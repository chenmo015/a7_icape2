==> flow/design.v <==
module split32_8(
    clk,
    rst_n,
    data_in,
    data_in_ready,
    data_out,
    data_out_ready,
    tx_done,
    flag    
);
    input clk;
    input rst_n;
    input [31:0]data_in;
    input data_in_ready;
    output reg [7:0]data_out;
    output reg data_out_ready;
    input tx_done;
    output reg flag;                         
    reg [31:0]data;
    always@(posedge clk or negedge rst_n) begin
        if(!rst_n)
            data = 0;
        else if(data_in_ready)
            data = data_in;
    end
    reg [2:0]cnt;
    always@(posedge clk or negedge rst_n) begin
        if(!rst_n)
            cnt = 0;
        else if(tx_done && cnt == 4)
            cnt = 0;
        else if(data_in_ready)
            cnt = cnt + 1;
        else if(tx_done)
            cnt = cnt + 1;
    end
    always@(posedge clk or negedge rst_n) begin
        if(!rst_n)
            flag = 0;
        else if(tx_done && cnt == 4)
            flag = 1;
        else 
            flag = 0;
    end
    always@(posedge clk or negedge rst_n) begin
        if(!rst_n) begin
            data_out = 0;
            data_out_ready = 0;
        end
        else if(data_in_ready) begin
            data_out = data_in[31:24];
            data_out_ready = 1;
        end
        else if(tx_done) begin
            case(cnt)
                0:  begin data_out = data[31:24]; data_out_ready = 1; end
                1:  begin data_out = data[23:16]; data_out_ready = 1; end
                2:  begin data_out = data[15:8]; data_out_ready = 1; end
                3:  begin data_out = data[7:0]; data_out_ready = 1; end
                default:    data_out_ready = 0;
            endcase
        end
        else 
            data_out_ready = 0;
    end
endmodule
## Step by step through the tools: split32_8

What the tools print for split32_8, step after step.
Lines are those of the file above, counted from 1.
Operators carry their Yosys type and port widths (W data, S select, Z words).
Library cell names are shortened.
Not given: n/a

| design | value |
|---|---|
| design top | split32_8 |
| clock | clk |
| standard-cell library | sky130hd |
| library corner | tt_025C_1v80 |

## Elaborated design

Counts by Yosys on the flattened word-level netlist (proc, flatten, opt, wreduce; memories kept). Register bits leave out memories and registers merged into their read ports (data or address). Print and check cells are left out. Cells with the same type and inputs are merged into one.

| cells by class | value |
|---|---|
| add/subtract/negate cells | 1 |
| eq/ne operators | 4 |
| mux-type cells | 10 |
| reductions and logical operators | 7 |

Operator list:

| operator | count |
|---|---|
| $pmux W8 S4 | 1 |
| $mux W8 | 2 |
| $mux W3 | 3 |
| $eq A3 B2 Y1 const B | 2 |
| $reduce_bool A5 Y1 | 1 |
| $reduce_or A4 Y1 | 1 |
| $mux W1 | 4 |
| $add A3 B1 Y3 const B | 1 |
| $eq A3 B1 Y1 const B | 1 |
| $eq A3 B3 Y1 const B | 1 |
| $logic_not A3 Y1 | 1 |
| $reduce_bool A3 Y1 | 1 |
| $reduce_and A2 Y1 | 1 |
| $reduce_bool A2 Y1 | 1 |
| $logic_and A1 B1 Y1 | 1 |

| bit counts | value |
|---|---|
| register bits | 45 |
| input port bits | 36 |
| output and inout bits | 10 |
| cells after elaboration | 27 |

## Longest topological paths

Depth = most cells in a row (Yosys ltp): at word level without a register or memory, in the mapped netlist without a sequential cell, where the memories' decode and read muxes count.

| logic depth | value |
|---|---|
| word-level depth | 5 |
| ABC_AREA | 0 |
| depth in mapped cells | 8 |
| gate-level depth less buffers | 6 |

## After synthesis

Yosys stat after the flow's synthesis: flattened, memories mapped to cells. It holds for the ABC_AREA given above (unset counts as 0); a run with the other value may have another netlist.

Cell types:

| cell | count | area in all (µm²) |
|---|---|---|
| dfrtp_1 | 45 | 1126.08 |
| mux2_2 | 25 | 281.52 |
| a222oi_1 | 8 | 80.077 |
| o221ai_1 | 8 | 70.067 |
| ha_1 | 5 | 62.56 |
| nand2b_1 | 9 | 56.304 |
| inv_1 | 11 | 41.29 |
| o21ai_0 | 8 | 40.038 |
| a21boi_1 | 5 | 37.536 |
| nand2_1 | 8 | 30.029 |
| a21boi_0 | 3 | 22.522 |
| buf_2 | 4 | 20.019 |
| nor2b_1 | 3 | 18.768 |
| buf_8 | 1 | 15.014 |
| clkbuf_1 | 4 | 15.014 |
| nand2b_4 | 1 | 13.763 |
| buf_6 | 1 | 11.261 |
| a21oi_1 | 2 | 10.01 |

Not listed: further types 9, cells in them 9.

| synthesis totals | value |
|---|---|
| standard cells after synthesis | 160 |
| chip area (Yosys) | 2009.4 µm² |
| sequential area | 1126.1 µm² |
| flip-flops | 45 |
| buffer cells | 11 |

## Worst setup path after synthesis

Source: OpenSTA report_checks on the synthesized netlist (no wires, ideal clock, input and output delay 20% of the period each), path of least setup slack; recovery checks are left aside. Register names are those of the netlist, which keeps one name where synthesis merged equal registers.

| path after synthesis | value |
|---|---|
| path type | reg-to-reg |
| from | register cnt[0] |
| to | register data_out[6] |
| period | 2.0 ns |
| library setup time | 0.137 ns |
| arrival time | 1.670 ns |
| data required time | 1.863 ns |
| path slack | 0.192 ns |
| path delay | 1.807 ns |
| stages | 9 |
| buffers on the path | 3 |
| synthesis period reached | 1.808 ns |

"path delay" is the arrival time less input delay plus setup time.
"stages" counts driving pins, that of a launching flip-flop among them; a cell with two outputs on the path counts twice.
"synthesis period reached" = period - worst setup slack (recovery checks aside). The figure is calculated, with input and output delays left at 20% of the set period.
The rows between start and end are the longest chain of elaborated cells between them; the timing report does not say that the signal goes this way. Where chains are equally long, one stands for them.
A line is the first line of the expression or statement that the cell stems from. Yosys adds cells for indexed reads and writes and turns some case tables into memories.
At most two assigning lines are given for a register; there are more.

| on the way, after synthesis | value |
|---|---|
| cells stage by stage | dfrtp_1 > ha_1 > ha_1 > buf_2 > o311a_1 > buf_6 > nand2b_4 > buf_8 > o221ai_1 |
| cells in the longest elaborated chain | 4 |
| elaborated cells on any way between the ends | 9 |
| source lines of those cells | 3 |

Ends and longest elaborated chain, after synthesis:

| element | line | source |
|---|---|---|
| start: declaration | 26 | `reg [2:0]cnt;` |
| start: assignment | 33 | `cnt = cnt + 1;` |
| start: assignment | 35 | `cnt = cnt + 1;` |
| $eq A3 B2 Y1 | 55 | `case(cnt)` |
| $pmux W8 S4 | 55 |  |
| $mux W8 | 54 | `else if(tx_done) begin` |
| $mux W8 | 50 | `else if(data_in_ready) begin` |
| end: assignment | 47 | `data_out = 0;` |
| end: assignment | 51 | `data_out = data_in[31:24];` |
| end: declaration | 15 | `output reg [7:0]data_out;` |

## Path in the finished layout

Path of least setup slack in the final report of entry B (OpenROAD, finished layout, wires in). Where an end is a register, its clock arrival counts in the times.

| path post-layout | value |
|---|---|
| path type | reg-to-reg |
| from | register cnt[0] |
| to | register data_out[2] |
| period | 2.33 ns |
| library setup time | 0.09 ns |
| arrival time | 2.29 ns |
| data required time | 2.54 ns |
| path slack | 0.25 ns |
| stages | 7 |
| buffers on the path | 0 |

The rows between start and end are the longest chain of elaborated cells between them; the timing report does not say that the signal goes this way. Where chains are equally long, one stands for them.
At most two assigning lines are given for a register; there are more.

| on the way, post-layout | value |
|---|---|
| cells stage by stage | dfrtp_1 > ha_1 > ha_1 > nand2b_1 > o311a_1 > nand2b_4 > o221ai_1 |
| cells in the longest elaborated chain | 4 |
| elaborated cells on any way between the ends | 9 |
| source lines of those cells | 3 |

Ends and longest elaborated chain, post-layout:

| element | line | source |
|---|---|---|
| start: declaration | 26 | `reg [2:0]cnt;` |
| start: assignment | 33 | `cnt = cnt + 1;` |
| start: assignment | 35 | `cnt = cnt + 1;` |
| $eq A3 B2 Y1 | 55 | `case(cnt)` |
| $pmux W8 S4 | 55 |  |
| $mux W8 | 54 | `else if(tx_done) begin` |
| $mux W8 | 50 | `else if(data_in_ready) begin` |
| end: assignment | 47 | `data_out = 0;` |
| end: assignment | 51 | `data_out = data_in[31:24];` |
| end: declaration | 15 | `output reg [7:0]data_out;` |

==> runs of split32_8 <==
Design split32_8 on sky130hd. What follows are 2 stored runs of the flow, each under its own settings; their order means nothing. The constraints put input and output delay at 20% of the set period each and load the outputs with 0.01 pF.
"achieved clock period" is the run's clock period less its worst setup slack. It is reckoned from that one timing run; input and output delays stay at 20% of the period that was set.
"worst path time" means the part of the period allowed to the worst setup path (the constraints hold back 20% at inputs and 20% at outputs) less its slack; where the path has registers, the arrival times of their clocks count too.
Settings: - = not set for that run.
A result given as - is not shown for that run.

| run name | period_ns | CORE_UTILIZATION | PLACE_DENSITY | HOLD_SLACK_MARGIN | CELL_PAD_IN_SITES_GLOBAL_PLACEMENT | CELL_PAD_IN_SITES_DETAIL_PLACEMENT | TNS_END_PERCENT | CAP_MARGIN | SLEW_MARGIN | MAX_ROUTING_LAYER | CORE_MARGIN | PLACE_DENSITY_LB_ADDON | CORE_ASPECT_RATIO | ABC_AREA | setup slack of the worst path (ns) | die size (µm²) | achieved clock period (ns) | post-route setup TNS (ns) | worst path time (ns) | worst setup path kind | chip area in the Yosys report (µm²) | post-route utilization (%) |
|---|---|---|---|---|---|---|---|---|---|---|---|---|---|---|---|---|---|---|---|---|---|---|
| entry A | 1.43 | 61 | 0.74 | -0.07 | 0 | 1 | 55 | 15 | 25 | met4 | 2 | - | - | - | - | - | - | - | - | - | - | - |
| entry B | 2.33 | 47 | - | - | 1 | - | 40 | 20 | 20 | - | 2 | 0.13 | 0.56 | 0 | 0.248 | 4836.5 | 2.082 | 0.000 | 2.08 | reg-to-reg | 2009.4 | 65.1 |

Entry A: did not finish, placement stopped with DPL-0033
